==> flow/design.v <==
module morse_multiple(
	clk,
	resetn,
	letter,
	start,
	light
);
	parameter num_instances = 1;
	input clk, resetn;
    input [2:0] letter;
    input start;
    output light;
	wire [num_instances-1:0] start_internal;
	wire [num_instances:0] light_internal;
    assign light_internal[num_instances] = start;
    assign light = light_internal[0];
	genvar i;
	generate
		for (i=0; i<num_instances; i=i+1) begin:gen_loop
			assign start_internal[i] = light_internal[i+1];
            morse morse_inst (
				.clk(clk),
				.resetn(resetn),
				.letter(letter[2:0]),
				.start(start_internal[i]),
				.light(light_internal[i])
			);
		end
	endgenerate
endmodule
module morse(
	clk,
	resetn,
	letter,
	start,
	light
);
	input clk, resetn;
	input [2:0] letter;
	input start;
	output light;
	wire time_is_up, end_of_sequence;
	wire sequence_load, sequence_shift, length_enable, timer_clear, symbol_counter_clear, symbol_counter_enable, pausing;
	control control_inst (
		.clk(clk), 
		.resetn(resetn),
		.start(start),
		.time_is_up(time_is_up),
		.end_of_sequence(end_of_sequence),
		.light(light),
		.sequence_load(sequence_load), 
		.sequence_shift(sequence_shift),
		.length_enable(length_enable),
		.timer_clear(timer_clear),
		.symbol_counter_clear(symbol_counter_clear),
		.symbol_counter_enable(symbol_counter_enable),
		.pausing(pausing)
	);
	datapath datapath_inst (
		.clk(clk), 
		.resetn(resetn),
		.letter(letter),
		.sequence_load(sequence_load), 
		.sequence_shift(sequence_shift),
		.length_enable(length_enable),
		.timer_clear(timer_clear),
		.symbol_counter_clear(symbol_counter_clear),
		.symbol_counter_enable(symbol_counter_enable),
		.pausing(pausing),
		.time_is_up(time_is_up),
		.end_of_sequence(end_of_sequence)
	);	
endmodule
module control(
	clk, 
	resetn,
	start,
	time_is_up,
	end_of_sequence,
	light,
	sequence_load, 
	sequence_shift,
	length_enable,
	timer_clear,
	symbol_counter_clear,
	symbol_counter_enable,
	pausing
);
	parameter s0=3'd0, s1=3'd1, s2=3'd2, s3=3'd3, s4=3'd4, s5=3'd5;
	input clk, resetn;
	input start;
	input time_is_up, end_of_sequence;
	output light;
	output sequence_load, sequence_shift;
	output length_enable;
	output timer_clear;
	output symbol_counter_clear;
	output symbol_counter_enable;
	output pausing;
	reg [2:0] current_state, next_state;
	always@(*) begin
		case (current_state)
		s0:	if (start) next_state = s1; 
			else next_state = s0;
		s1:	if (time_is_up) next_state = s4; 
			else next_state = s1;
		s2:	if (end_of_sequence) next_state = s3;
			else next_state = s1;
		s3:	if (start) next_state = s3;
			else next_state = s0;
		s4: next_state = s5;
		s5:	if (time_is_up) next_state = s2; 
			else next_state = s5;
		default: next_state = 3'bx;
		endcase
	end
	always@(posedge clk or negedge resetn) begin
		if (!resetn) current_state <= s3;
		else current_state <= next_state;
	end
	assign light = (current_state == s1);
	assign sequence_load = (current_state == s0);
	assign sequence_shift = (current_state == s2);
	assign length_enable = (current_state == s0);
	assign timer_clear = (current_state == s0 || current_state == s2 || current_state == s4);
	assign symbol_counter_clear = (current_state == s0);
	assign symbol_counter_enable = (current_state == s2);
	assign pausing = (current_state == s5);
endmodule
module datapath(
	clk, 
	resetn,
	letter,
	sequence_load, 
	sequence_shift,
	length_enable,
	timer_clear,
	symbol_counter_clear,
	symbol_counter_enable,
	pausing,
	time_is_up,
	end_of_sequence
);
	parameter count_500ms = 27'd25000000;
	parameter count_1500ms = 27'd75000000;
	input clk, resetn;
	input [2:0] letter;
	input sequence_load, sequence_shift;
	input length_enable;
	input timer_clear;
	input symbol_counter_clear;
	input symbol_counter_enable;
	input pausing;
	output time_is_up;
	output end_of_sequence;
	wire [3:0] sequence_decoded;
	wire [1:0] length_decoded, length_q;
	wire current_symbol_is_dash;
	wire [1:0] symbol_counter_q;
	wire [26:0] timer_q;
	assign time_is_up = (pausing ? (count_500ms == timer_q) : (timer_q == (current_symbol_is_dash ? count_1500ms : count_500ms) ));
	assign end_of_sequence = (symbol_counter_q == length_q);
	letter_decoder letter_decoder_inst(
		.letter(letter),
		.my_sequence(sequence_decoded),
		.length(length_decoded)
	);
	shift_reg #(
		.width(4)
	) sequence_shift_reg (
		.clk(clk),
		.resetn(resetn),
		.shift(sequence_shift),
		.load(sequence_load),
		.load_data(sequence_decoded),
		.q(current_symbol_is_dash)
	);
	register #(
		.width(2)
	) length_reg (
		.clk(clk),
		.resetn(resetn),
		.enable(length_enable),
		.d(length_decoded),
		.q(length_q)
	);
	counter #(
		.width(27)
	) timer (
		.clk(clk),
		.resetn(resetn),
		.clear(timer_clear),
		.enable(~time_is_up),
		.q(timer_q)
	);
	counter #(
		.width(2)
	) symbol_counter (
		.clk(clk),
		.resetn(resetn),
		.clear(symbol_counter_clear),
		.enable(symbol_counter_enable),
		.q(symbol_counter_q)
	);
endmodule
module letter_decoder(
	letter,
	my_sequence,
	length
);
	input [2:0] letter;
	output reg [3:0] my_sequence;
	output reg [1:0] length;
	always@(*) begin
		case(letter)
		3'd0:	begin
				my_sequence = 4'bxx10;
				length = 2'd1;
				end
		3'd1:	begin
				my_sequence = 4'b0001;
				length = 2'd3;
				end
		3'd2:	begin
				my_sequence = 4'b0101;
				length = 2'd3;
				end
		3'd3:	begin
				my_sequence = 4'bx001;
				length = 2'd2;
				end
		3'd4:	begin
				my_sequence = 4'bxxx0;
				length = 2'd0;
				end
		3'd5:	begin
				my_sequence = 4'b0100;
				length = 2'd3;
				end
		3'd6:	begin
				my_sequence = 4'bx111;
				length = 2'd2;
				end
		3'd7:	begin
				my_sequence = 4'b1111;
				length = 2'd3;
				end
		endcase
	end
endmodule
module register(
	clk,
	resetn,
	enable,
	d,
	q
);
	parameter width = 4;
	input clk, resetn;
	input enable;
	input [width-1:0] d;
	output reg [width-1:0] q;
	always@(posedge clk or negedge resetn) begin
		if (!resetn) q <= 0;
		else if (enable) q <= d;
		else q <= q;
	end
endmodule
module shift_reg(
	clk,
	resetn,
	shift,
	load,
	load_data,
	q
);
	parameter width = 4;
	input clk, resetn;
	input shift, load;
	input [width-1:0] load_data;
	output q;
	reg [width-1:0] q_parallel;
	assign q = q_parallel[0];
	always@(posedge clk or negedge resetn) begin
		if (!resetn) q_parallel <= 0;
		else if (load) q_parallel <= load_data;
		else if (shift) q_parallel <= {1'b0, q_parallel[width-1:1]};
		else q_parallel <= q_parallel;
	end
endmodule
module counter(
	clk,
	resetn,
	clear,
	enable,
	q
);
	parameter width = 4;
	input clk, resetn;
	input clear, enable;
	output reg [width-1:0] q;
	always@(posedge clk or negedge resetn) begin
		if (!resetn) q <= 0;
		else if (clear) q <= 0;
		else if (enable) q <= q + 1'b1;
		else q <= q;
	end
endmodule
Tool chain data of morse_multiple:

Tool output for the design above, in the order of the flow.
Line numbers count from 1 in the design file above.
Cell names lack the library's common part.
The mark - stands for no value.

* top module: morse_multiple
* clock input: clk
* library: sky130hd
* corner: tt_025C_1v80

Word level:

Counts by Yosys on the flattened word-level netlist (proc, flatten, opt, wreduce; memories kept). Register bits leave out memories and registers merged into their read ports (data or address). Print and check cells are left out. Cells with the same type and inputs are merged into one.
Memory sizes are those after Yosys's memory passes, which may raise the word count (mostly to a power of two), join words into wider ones and drop unused or constant bits.

* register bits: 38
* memory bits (read-only): 48
* memory cells: 1
* input bits: 6
* elaborated cells: 35

Memory list
* (no name shown): depth 8, bits a word 6, read ports 1, write ports 0, line 215 `case(letter)`

* add/subtract/negate cells: 2
* equal/unequal tests: 9
* mux-type cells: 14
* reductions and logical operators: 4

Operator list (number)
* two-way mux 27 bit: 3
* == test 25 x 27 -> 1 bit (first input constant): 1
* adder 27 x 1 -> 27 bit (second input constant): 1
* == test 27 bit: 1
* parallel mux 3 bit (select 6 bit): 1
* two-way mux 4 bit: 2
* two-way mux 2 bit: 4
* == test 3 x 2 -> 1 bit (second input constant): 2
* == test 3 bit (second input constant): 2
* two-way mux 3 bit: 2
* == test 3 x 1 -> 1 bit (second input constant): 1
* zero test 3 bit: 1
* logical OR 1 bit: 2
* adder 2 x 1 -> 2 bit (second input constant): 1
* != test 2 x 1 -> 1 bit (second input constant): 1
* == test 2 bit: 1
* nonzero test 2 bit: 1
* two-way mux 1 bit: 2

Depth:

Depth = most cells in a row (Yosys ltp): at word level without a register or memory, in the mapped netlist without a sequential cell, where the memories' decode and read muxes count.

* depth in word-level cells: 5
* ABC_AREA: 0
* depth in mapped cells: 8
* mapped depth without buffers: 7

Netlist:

The flow's flattened synthesis, as Yosys stat reports it; memories are mapped. The netlist is that of the ABC_AREA named above (0 if unset); the other value can give another one.

* cells in the netlist: 215
* cell area after synthesis: 2102.0 um2
* sequential part of the area: 1027.2 um2
* mapped flip-flops: 41
* buffer cells: 8

Cell types
* dfrtp_1: number 40, total area 1000.96 um2
* xor2_1: number 14, total area 122.618 um2
* nor2_1: number 32, total area 120.115 um2
* xnor2_1: number 12, total area 105.101 um2
* nand2_1: number 16, total area 60.058 um2
* nand3_1: number 11, total area 55.053 um2
* nand4_1: number 7, total area 43.792 um2
* a21oi_1: number 8, total area 40.038 um2
* nor2b_1: number 6, total area 37.536 um2
* and4_1: number 4, total area 35.034 um2
* and3_1: number 5, total area 31.28 um2
* nor3_1: number 6, total area 30.029 um2
* a2111oi_4: number 1, total area 27.526 um2
* dfstp_2: number 1, total area 26.275 um2
* ha_1: number 2, total area 25.024 um2
* nor4_1: number 4, total area 25.024 um2
* inv_1: number 6, total area 22.522 um2
* mux2_2: number 2, total area 22.522 um2

Not listed: further types 22, cells in them 38.
The figures by module come from a second, unflattened synthesis with its own total; it is not the netlist above.

* cell total of the unflattened synthesis: 211
* area (unflattened synthesis): 2160.8 um2

Each row is one instance without its submodules.

Modules
* counter (width=27): times used 1, cells 139, area 1372.6 um2
* control: times used 1, cells 19, area 240.2 um2
* shift_reg (width=4): times used 1, cells 16, area 171.4 um2
* datapath: times used 1, cells 17, area 146.4 um2
* counter (width=2): times used 1, cells 7, area 88.8 um2
* register (width=2): times used 1, cells 4, area 72.6 um2
* letter_decoder: times used 1, cells 9, area 68.8 um2
* morse: times used 1, cells 0, area 0.0 um2
* morse_multiple: times used 1, cells 0, area 0.0 um2

Path before layout:

OpenSTA on the mapped netlist: ideal clock, no wires. The path of least setup slack (recovery checks aside). Input and output delay are each 20% of the period. Register names are those of the netlist, which keeps one name where synthesis merged equal registers.

* kind: reg-to-reg
* from: register gen_loop[0].morse_inst.datapath_inst.timer.q[0]
* to: register gen_loop[0].morse_inst.datapath_inst.timer.q[1]
* period: 3.15 ns
* setup time: 0.132 ns
* time at the first pin: 0.000 ns
* data arrival time: 1.776 ns
* path slack: 1.242 ns
* path delay: 1.908 ns
* stages on the path: 9
* path buffers: 1
* synthesis period reached: 1.908 ns

"path delay" is the arrival time less input delay plus setup time.
"stages on the path" counts driving pins, that of a launching flip-flop among them; a cell with two outputs on the path counts twice.
"synthesis period reached" is the clock period less the worst setup slack; recovery checks do not enter. This is arithmetic on one report: input and output delays are still those of the set period (20% each).
Between the ends stands the longest chain of elaborated cells between them, by number of cells; it is not shown to be the way that was timed. Of several equally long chains one is given.
Each line given opens the expression or statement behind the cell; cells for indexed reads and writes are added by Yosys, which also makes memories of some case tables.
At most two assigning lines are given for a register; there are more.

* path through: dfrtp_1 inv_1 ha_1 nor4bb_1 nand4_1 a2111oi_4 buf_6 mux2i_1 nor2_1
* cells in the longest elaborated chain: 4
* elaborated cells between the ends (all ways): 7
* classes of those cells: add/sub (1); eq/ne (3); mux (3)

Ends and longest elaborated chain, after synthesis
* start, declared: line 301 `output reg [width-1:0] q;`
* start, assigned: line 305 `else if (enable) q <= q + 1'b1;`
* start, assigned: line 306 `else q <= q;`
* == test 27 bit: line 161 `assign time_is_up = (pausing ? (count_500ms == timer_q) : (timer_q == (current_symbol_is_dash ? count_1500ms : ...`
* two-way mux 1 bit: line 161
* two-way mux 27 bit: line 305
* two-way mux 27 bit: line 304 `else if (clear) q <= 0;`
* end, assigned: line 305
* end, assigned: line 306
* end, declared: line 301

Timing after layout:

Path of least setup slack in the final report of flow run A (OpenROAD, finished layout, wires in). Where an end is a register, its clock arrival counts in the times.

* kind: reg-to-reg
* from: register gen_loop[0].morse_inst.datapath_inst.timer.q[0]
* to: register gen_loop[0].morse_inst.datapath_inst.timer.q[1]
* period: 2.33 ns
* setup time: 0.12 ns
* time at the first pin: 0.28 ns
* data arrival time: 2.18 ns
* path slack: 0.32 ns
* stages on the path: 9
* path buffers: 1

Between the ends stands the longest chain of elaborated cells between them, by number of cells; it is not shown to be the way that was timed. Of several equally long chains one is given.
At most two assigning lines are given for a register; there are more.

* path through: dfrtp_1 inv_1 ha_1 nor4bb_1 nand4_1 a2111oi_4 buf_4 mux2i_1 nor2_1
* cells in the longest elaborated chain: 4
* elaborated cells between the ends (all ways): 7
* classes of those cells: add/sub (1); eq/ne (3); mux (3)

Ends and longest elaborated chain, after layout
* start, declared: line 301 `output reg [width-1:0] q;`
* start, assigned: line 305 `else if (enable) q <= q + 1'b1;`
* start, assigned: line 306 `else q <= q;`
* == test 27 bit: line 161 `assign time_is_up = (pausing ? (count_500ms == timer_q) : (timer_q == (current_symbol_is_dash ? count_1500ms : ...`
* two-way mux 1 bit: line 161
* two-way mux 27 bit: line 305
* two-way mux 27 bit: line 304 `else if (clear) q <= 0;`
* end, assigned: line 305
* end, assigned: line 306
* end, declared: line 301

Lab notebook: morse_multiple

Module morse_multiple, platform sky130hd: 2 stored runs of the flow (Yosys, OpenROAD) with differing settings, in no particular order. Input and output delays are each 20% of the period that was set; the output load is 0.01 pF.
By "achieved period" is meant the clock period of the run minus its worst setup slack. This is arithmetic on one report: input and output delays are still those of the set period (20% each).
"time on the worst setup path" means the part of the period allowed to the worst setup path (the constraints hold back 20% at inputs and 20% at outputs) less its slack; where the path has registers, the arrival times of their clocks count too.
"power consumption" rests on the timing tool's default activity at the inputs, not on a simulated workload.

### Flow run A

Settings: `period_ns=2.33`, `CORE_UTILIZATION=38`, `CAP_MARGIN=20`, `CORE_MARGIN=2`, `SLEW_MARGIN=20`

- Area of the synthesized netlist: 2102.0 um2
- Total die area: 6142.6 um2
- Std-cell area (final layout): 2386.0 um2
- Final design utilization: 43.9%
- Setup slack of the worst path: 0.316 ns
- Post-route setup TNS: 0.000 ns
- Power consumption: 1732 uW
- Achieved period: 2.014 ns
- Time on the worst setup path: 2.01 ns
- Worst setup path type: reg-to-reg

### Flow run B

Settings: `period_ns=2.71`, `CORE_UTILIZATION=67`, `SETUP_SLACK_MARGIN=0.55`, `PLACE_DENSITY_LB_ADDON=0.24`, `CORE_MARGIN=5`, `CELL_PAD_IN_SITES_GLOBAL_PLACEMENT=2`, `CELL_PAD_IN_SITES_DETAIL_PLACEMENT=1`, `ABC_AREA=1`, `GPL_TIMING_DRIVEN=1`, `GPL_ROUTABILITY_DRIVEN=1`, `MIN_ROUTING_LAYER=met2`, `CAP_MARGIN=20`, `SLEW_MARGIN=20`

No results, placement failed with FLW-0024.
